==> flow/design.v <==
 `timescale 1ns / 1ps
module rx(
    i_clock,
    i_rate,
    i_bit_rx, 
    i_reset,
    o_rx_done,
    o_data_out
    );
parameter WIDTH_WORD    = 8;
parameter CANT_BIT_STOP  = 1;
localparam ESPERA = 5'b00001;
localparam START = 5'b00010;
localparam READ = 5'b00100;
localparam STOP = 5'b01000;
localparam ERROR = 5'b10000;  
input i_clock;
input i_rate;  
input i_bit_rx;   
input i_reset; 
output reg o_rx_done; 
output reg [ WIDTH_WORD - 1 : 0 ] o_data_out;       
reg [ 4 : 0 ] reg_state;
reg [ 4 : 0 ] reg_next_state;
reg [ WIDTH_WORD - 1 : 0 ] reg_buffer;
reg [ 5 : 0] reg_contador_ticks;  
reg [$clog2 (WIDTH_WORD) : 0] reg_contador_bits;
reg [($clog2 (CANT_BIT_STOP)) : 0] reg_contador_bits_stop;
reg [ WIDTH_WORD - 1 : 0 ] o_data_out_next; 
always@( posedge i_clock ) begin  
    if (~ i_reset) begin
            reg_state <= 1;
            reg_buffer <= 0;
            reg_contador_bits <= 0;
            reg_contador_ticks <= 0;
            reg_contador_bits_stop <= 0;
            o_data_out <= 0;
    end
    else if (i_rate) begin 
                reg_state <= reg_next_state;                
                if (reg_state == READ) begin
                    if ( ((reg_contador_ticks % 15) == 0) && (reg_contador_ticks != 0) ) begin
                        reg_buffer[(WIDTH_WORD-1)-reg_contador_bits] <=  i_bit_rx;
                        reg_contador_bits <= reg_contador_bits + 1;
                        reg_contador_bits_stop <= 0;
                        reg_contador_ticks <= 0;
                    end
                    else begin
                        reg_buffer <= reg_buffer;
                        reg_contador_bits <= reg_contador_bits;
                        reg_contador_bits_stop <= reg_contador_bits_stop;
                        reg_contador_ticks <= reg_contador_ticks + 1;
                    end
                end
                else if ( reg_state == STOP ) begin
                    if ( ((reg_contador_ticks % 15) == 0) && (reg_contador_ticks != 0) ) begin
                        reg_contador_bits <= 0;
                        reg_contador_bits_stop <= reg_contador_bits_stop + 1;
                        reg_buffer <= reg_buffer;
                        reg_contador_ticks <= reg_contador_ticks + 1;
                    end
                    else begin
                        reg_contador_bits <= reg_contador_bits;
                        reg_contador_bits_stop <= reg_contador_bits_stop;
                        reg_buffer <= reg_buffer;
                        reg_contador_ticks <= reg_contador_ticks + 1;
                    end
                end
                else if ( (reg_state == ESPERA) || (reg_state == START && reg_next_state == READ) ) begin
                    reg_contador_ticks <=  0;
                    reg_contador_bits <=  0;
               end
                else begin
                    reg_buffer <= reg_buffer; 
                    reg_contador_bits <= 0;
                    reg_contador_bits_stop <= 0;
                    reg_contador_ticks <=  reg_contador_ticks + 1;
                end
    end
    else begin
        o_data_out <= o_data_out_next;
        reg_state <= reg_state;
        reg_buffer <= reg_buffer;
        reg_contador_bits <= reg_contador_bits;
        reg_contador_ticks <= reg_contador_ticks;
        reg_contador_bits_stop <= reg_contador_bits_stop;
    end 
end
always@( * ) begin  
    case (reg_state)
        ESPERA : begin
            if (i_bit_rx == 0) begin
                reg_next_state = START;
            end
            else begin
                reg_next_state = ESPERA;
            end  
        end
        START : begin
            if (reg_contador_ticks == 8) begin
                reg_next_state = READ;
            end
            else begin
                reg_next_state = START;
            end  
        end
        READ : begin
            if (reg_contador_bits == WIDTH_WORD) begin
                reg_next_state = STOP;
            end
            else begin
                reg_next_state = READ;
            end  
        end
        STOP : begin
            if (reg_contador_ticks > 16) begin  
                if (i_bit_rx == 1) begin
                    if ( reg_contador_bits_stop == CANT_BIT_STOP ) begin
                        reg_next_state = ESPERA;
                    end
                    else begin
                        reg_next_state = STOP;
                    end  
                end
                else begin
                        if ( reg_contador_ticks < 24) begin  
                            reg_next_state = ERROR;  
                        end 
                        else begin
                            reg_next_state = ESPERA;
                        end
                end
            end
            else begin
                    reg_next_state = STOP;
            end
        end
        ERROR : begin
            if (reg_contador_ticks == 8) begin
                reg_next_state = ESPERA;
            end
            else begin
                reg_next_state = ERROR;
            end  
        end
        default: begin
                reg_next_state = ESPERA;
            end
    endcase 
end
always@( * ) begin  
    o_data_out_next = o_data_out;
    case (reg_state)
        ESPERA : begin
            o_rx_done = 0;
            o_data_out_next = o_data_out;
        end
        START : begin
            o_rx_done = 0;
            o_data_out_next = o_data_out;
        end
        READ : begin
            o_rx_done = 0;
            o_data_out_next = o_data_out;
        end
        STOP : begin
            if ( reg_contador_bits_stop == CANT_BIT_STOP) begin
                o_rx_done = 1;
                o_data_out_next = reg_buffer;
            end
            else begin
                o_rx_done = 0;
                o_data_out_next = o_data_out;
            end  
        end
        ERROR : begin
            o_rx_done = 0;
            o_data_out_next = o_data_out;
        end
        default : begin
            o_rx_done = 0;
            o_data_out_next = 0;
        end
    endcase 
end
endmodule
=== Step by step through the tools: rx ===
The steps from the RTL of rx to its reports follow in flow order.
Lines are those of the file above, counted from 1.
A cell with -- has no value.

* Top module: rx
* Clock: i_clock
* Cell library: sky130hd
* Library corner: tt_025C_1v80

=== Word level ===
Counts by Yosys on the flattened word-level netlist (proc, flatten, opt, wreduce; memories kept). Register bits leave out memories and registers merged into their read ports (data or address). Print and check cells are left out. Cells with the same type and inputs are merged into one.

* Add/subtract/negate cells: 5
* Div/mod/pow operators: 1
* Order comparisons: 2
* Equality and inequality tests: 12
* Shift operators: 2
* Multiplexer cells: 26
* Bitwise logic cells: 5
* Reductions and logical operators: 10

{| class="wikitable"
|+ Operators by type and width
! kind !! number
|-
| 6-bit by 4-bit modulo with 32-bit output (second input constant) || 1
|-
| 1-bit by 33-bit variable shift with 8-bit output || 1
|-
| 1-bit by 33-bit variable shift with 8-bit output (first input constant) || 1
|-
| 32-bit negator with 33-bit output || 1
|-
| 32-bit zero test || 1
|-
| 5-bit parallel mux with 5-bit select || 1
|-
| 6-bit two-way mux || 4
|-
| 4-bit two-way mux || 6
|-
| 5-bit two-way mux || 4
|-
| 8-bit parallel mux with 2-bit select || 1
|-
| 5-bit by 3-bit == test with 1-bit output (second input constant) || 2
|-
| 3-bit AND reduction || 3
|-
| 8-bit bitwise AND || 1
|-
| 8-bit OR || 1
|-
| 8-bit NOT || 1
|-
| 8-bit two-way mux || 1
|-
| 1-bit two-way mux || 7
|-
| 2-bit inequality test (second input constant) || 3
|-
| 6-bit by 1-bit adder with 6-bit output (second input constant) || 1
|-
| 6-bit by 4-bit == test with 1-bit output (second input constant) || 1
|-
| 6-bit by 5-bit greater-than comparator with 1-bit output (second input constant) || 1
|-
| 6-bit by 5-bit less-than comparator with 1-bit output (second input constant) || 1
|-
| 6-bit nonzero test || 1
|-
| 3-bit by 4-bit subtractor with 5-bit output (first input constant) || 1
|-
| 5-bit by 1-bit == test with 1-bit output (second input constant) || 1
|-
| 5-bit by 2-bit == test with 1-bit output (second input constant) || 1
|-
| 5-bit by 4-bit == test with 1-bit output (second input constant) || 1
|-
| 5-bit == test (second input constant) || 1
|}

Not listed: further kinds 11, cells in them 13.

* Register bits after elaboration: 32
* Bits of input ports: 4

=== Logic depth ===
Depth = most cells in a row (Yosys ltp): at word level without a register or memory, in the mapped netlist without a sequential cell, where the memories' decode and read muxes count.

* Depth in word-level cells: 11
* ABC_AREA: 0
* Mapped depth: 20

=== Synthesis result ===
Yosys stat after the flow's synthesis: flattened, memories mapped to cells. It holds for the ABC_AREA given above (unset counts as 0); a run with the other value may have another netlist.

{| class="wikitable"
|+ Cell types
! type !! number
|-
| sky130_fd_sc_hd__dfxtp_1 || 32
|-
| sky130_fd_sc_hd__ha_1 || 13
|-
| sky130_fd_sc_hd__nand2_1 || 38
|-
| sky130_fd_sc_hd__nand3_1 || 19
|-
| sky130_fd_sc_hd__mux2i_1 || 9
|-
| sky130_fd_sc_hd__nand4_1 || 13
|-
| sky130_fd_sc_hd__a21boi_0 || 9
|-
| sky130_fd_sc_hd__nor3_1 || 13
|-
| sky130_fd_sc_hd__a21oi_1 || 11
|-
| sky130_fd_sc_hd__inv_1 || 14
|-
| sky130_fd_sc_hd__nor2_1 || 12
|-
| sky130_fd_sc_hd__o21ai_0 || 9
|-
| sky130_fd_sc_hd__nor2b_1 || 7
|-
| sky130_fd_sc_hd__clkbuf_1 || 10
|-
| sky130_fd_sc_hd__o22ai_1 || 6
|-
| sky130_fd_sc_hd__a31oi_1 || 5
|-
| sky130_fd_sc_hd__and3_1 || 5
|-
| sky130_fd_sc_hd__a2111oi_2 || 2
|}

Not listed: further types 40, cells in them 69.

* Mapped cells: 296
* Chip area (Yosys): 2296.0 um^2
* Flip-flops: 32
* Buffer cells: 18

=== Path before layout ===
OpenSTA on the mapped netlist: ideal clock, no wires. The path of least setup slack (recovery checks aside). Input and output delay are each 20% of the period. Register names are those of the netlist, which keeps one name where synthesis merged equal registers.

* Kind: register to register
* Start point: register reg_contador_ticks[5]
* End point: register reg_contador_ticks[5]
* Period: 5.13 ns
* Library setup time: 0.114 ns
* Time at the first pin: 0.000 ns
* Data arrival time: 3.904 ns
* Required time: 5.016 ns
* Setup slack: 1.112 ns
* Path delay: 4.018 ns
* Stages: 20
* Synthesis period reached: 4.018 ns

"path delay" is the arrival time less input delay plus setup time.
"stages": output pins that drive a net of the path, with the launching flip-flop's if there is one; two outputs of one cell count as two.
"synthesis period reached" is the clock period less the worst setup slack; recovery checks do not enter. This is arithmetic on one report: input and output delays are still those of the set period (20% each).
At most two assigning lines are given for a register; there are more.

* Path through: sky130_fd_sc_hd__dfxtp_1 > sky130_fd_sc_hd__buf_6 > sky130_fd_sc_hd__clkbuf_1 > sky130_fd_sc_hd__nand3_1 > sky130_fd_sc_hd__and2_1 > sky130_fd_sc_hd__ha_1 > sky130_fd_sc_hd__buf_2 > sky130_fd_sc_hd__a21boi_1 > sky130_fd_sc_hd__o21bai_1 > sky130_fd_sc_hd__nand2_2 > sky130_fd_sc_hd__xnor2_1 > sky130_fd_sc_hd__ha_1 > sky130_fd_sc_hd__nand2_1 > sky130_fd_sc_hd__a2111oi_2 > sky130_fd_sc_hd__a21oi_1 > sky130_fd_sc_hd__a2111oi_2 > sky130_fd_sc_hd__a21boi_2 > sky130_fd_sc_hd__o31ai_4 > sky130_fd_sc_hd__o21ai_1 > sky130_fd_sc_hd__a21o_1
* Elaborated cells between the ends (all ways): 21

{| class="wikitable"
|+ RTL lines, path after synthesis
! what !! RTL line !! RTL
|-
| start, declared || 26 || <nowiki>reg [ 5 : 0] reg_contador_ticks;</nowiki>
|-
| start, assigned || 52 || <nowiki>reg_contador_ticks <= reg_contador_ticks + 1;</nowiki>
|-
| start, assigned || 60 || <nowiki>reg_contador_ticks <= reg_contador_ticks + 1;</nowiki>
|-
| end, assigned || 52 ||
|-
| end, assigned || 60 ||
|-
| end, declared || 26 ||
|}

No chain of elaborated cells between the ends is given.

=== Worst path after layout ===
Path of least setup slack in the final report of run 1 (OpenROAD, finished layout, wires in). Where an end is a register, its clock arrival counts in the times.

* Kind: register to register
* Start point: register reg_contador_ticks[3]
* End point: register reg_contador_bits[0]
* Period: 7.12 ns
* Library setup time: 0.11 ns
* Time at the first pin: 0.27 ns
* Data arrival time: 5.06 ns
* Required time: 7.28 ns
* Setup slack: 2.22 ns
* Stages: 17

Between the ends stands the longest chain of elaborated cells between them, by number of cells; it is not shown to be the way that was timed. Of several equally long chains one is given.
A line is the first line of the expression or statement that the cell stems from. Yosys adds cells for indexed reads and writes and turns some case tables into memories.
At most two assigning lines are given for a register; there are more.

* Path through: sky130_fd_sc_hd__dfxtp_1 > sky130_fd_sc_hd__nand3_1 > sky130_fd_sc_hd__and2_1 > sky130_fd_sc_hd__ha_1 > sky130_fd_sc_hd__a21boi_1 > sky130_fd_sc_hd__o21bai_1 > sky130_fd_sc_hd__nand2_2 > sky130_fd_sc_hd__xnor2_1 > sky130_fd_sc_hd__ha_1 > sky130_fd_sc_hd__nand4_1 > sky130_fd_sc_hd__nor4_2 > sky130_fd_sc_hd__a221oi_1 > sky130_fd_sc_hd__a2111oi_2 > sky130_fd_sc_hd__a21boi_2 > sky130_fd_sc_hd__nor2_2 > sky130_fd_sc_hd__o21ai_1 > sky130_fd_sc_hd__mux2_2
* Cells in the longest elaborated chain: 6
* Elaborated cells between the ends (all ways): 11

{| class="wikitable"
|+ RTL lines, path after layout
! what !! RTL line !! RTL
|-
| start, declared || 26 || <nowiki>reg [ 5 : 0] reg_contador_ticks;</nowiki>
|-
| start, assigned || 52 || <nowiki>reg_contador_ticks <= reg_contador_ticks + 1;</nowiki>
|-
| start, assigned || 60 || <nowiki>reg_contador_ticks <= reg_contador_ticks + 1;</nowiki>
|-
| 6-bit by 4-bit modulo with 32-bit output || 56 || <nowiki>if ( ((reg_contador_ticks % 15) == 0) && (reg_contador_ticks != 0) ) begin</nowiki>
|-
| 32-bit zero test || 56 ||
|-
| 1-bit logical AND || 56 ||
|-
| 4-bit two-way mux || 56 ||
|-
| 4-bit two-way mux || 55 || <nowiki>else if ( reg_state == STOP ) begin</nowiki>
|-
| 4-bit two-way mux || 41 || <nowiki>if (reg_state == READ) begin</nowiki>
|-
| end, assigned || 44 || <nowiki>reg_contador_bits <= reg_contador_bits + 1;</nowiki>
|-
| end, assigned || 50 || <nowiki>reg_contador_bits <= reg_contador_bits;</nowiki>
|-
| end, declared || 27 || <nowiki>reg [$clog2 (WIDTH_WORD) : 0] reg_contador_bits;</nowiki>
|}

# Flow runs of rx

Measured results for rx: 2 stored runs of the Yosys and OpenROAD flow on sky130hd. The settings differ; the order carries no meaning. The constraints put input and output delay at 20% of the set period each and load the outputs with 0.01 pF.
"period achieved": clock period set for the run, less the worst setup slack. It is reckoned from that one timing run; input and output delays stay at 20% of the period that was set.
"time used up by the worst setup path" means the part of the period allowed to the worst setup path (the constraints hold back 20% at inputs and 20% at outputs) less its slack; where the path has registers, the arrival times of their clocks count too.

=== Run 1 ===
{| class="wikitable"
! Setting !! Value
|-
| period_ns || 7.12
|-
| CORE_UTILIZATION || 18
|-
| SETUP_SLACK_MARGIN || 0.34
|-
| PLACE_DENSITY_LB_ADDON || 0.16
|-
| CORE_ASPECT_RATIO || 1.52
|-
| CORE_MARGIN || 6
|-
| CELL_PAD_IN_SITES_GLOBAL_PLACEMENT || 0
|-
| CELL_PAD_IN_SITES_DETAIL_PLACEMENT || 2
|-
| TNS_END_PERCENT || 45
|-
| CTS_CLUSTER_DIAMETER || 189
|-
| SLEW_MARGIN || 25
|-
| MAX_ROUTING_LAYER || met5
|-
| CAP_MARGIN || 20
|-
! Result !! Value
|-
| Synthesized cell area || 2296.0 um^2
|-
| Area inside the die boundary || 15669.2 um^2
|-
| Standard-cell area after layout || 2716.4 um^2
|-
| Worst slack on setup checks || 2.220 ns
|-
| Smallest hold slack || 0.466 ns
|-
| Period achieved || 4.900 ns
|-
| Time used up by the worst setup path || 4.90 ns
|-
| Critical path type || register to register
|}

=== Run 2 ===
{| class="wikitable"
! Setting !! Value
|-
| period_ns || 4.25
|-
| SETUP_SLACK_MARGIN || 1.03
|-
| CAP_MARGIN || 20
|-
| CORE_MARGIN || 2
|-
| CORE_UTILIZATION || 40
|-
| SLEW_MARGIN || 20
|-
! Result !! Value
|-
| Synthesized cell area || 2296.0 um^2
|-
| Area inside the die boundary || 6361.7 um^2
|-
| Standard-cell area after layout || 2964.1 um^2
|-
| Worst slack on setup checks || 0.732 ns
|-
| Smallest hold slack || 0.459 ns
|-
| Period achieved || 3.518 ns
|-
| Time used up by the worst setup path || 3.52 ns
|-
| Critical path type || register to register
|}
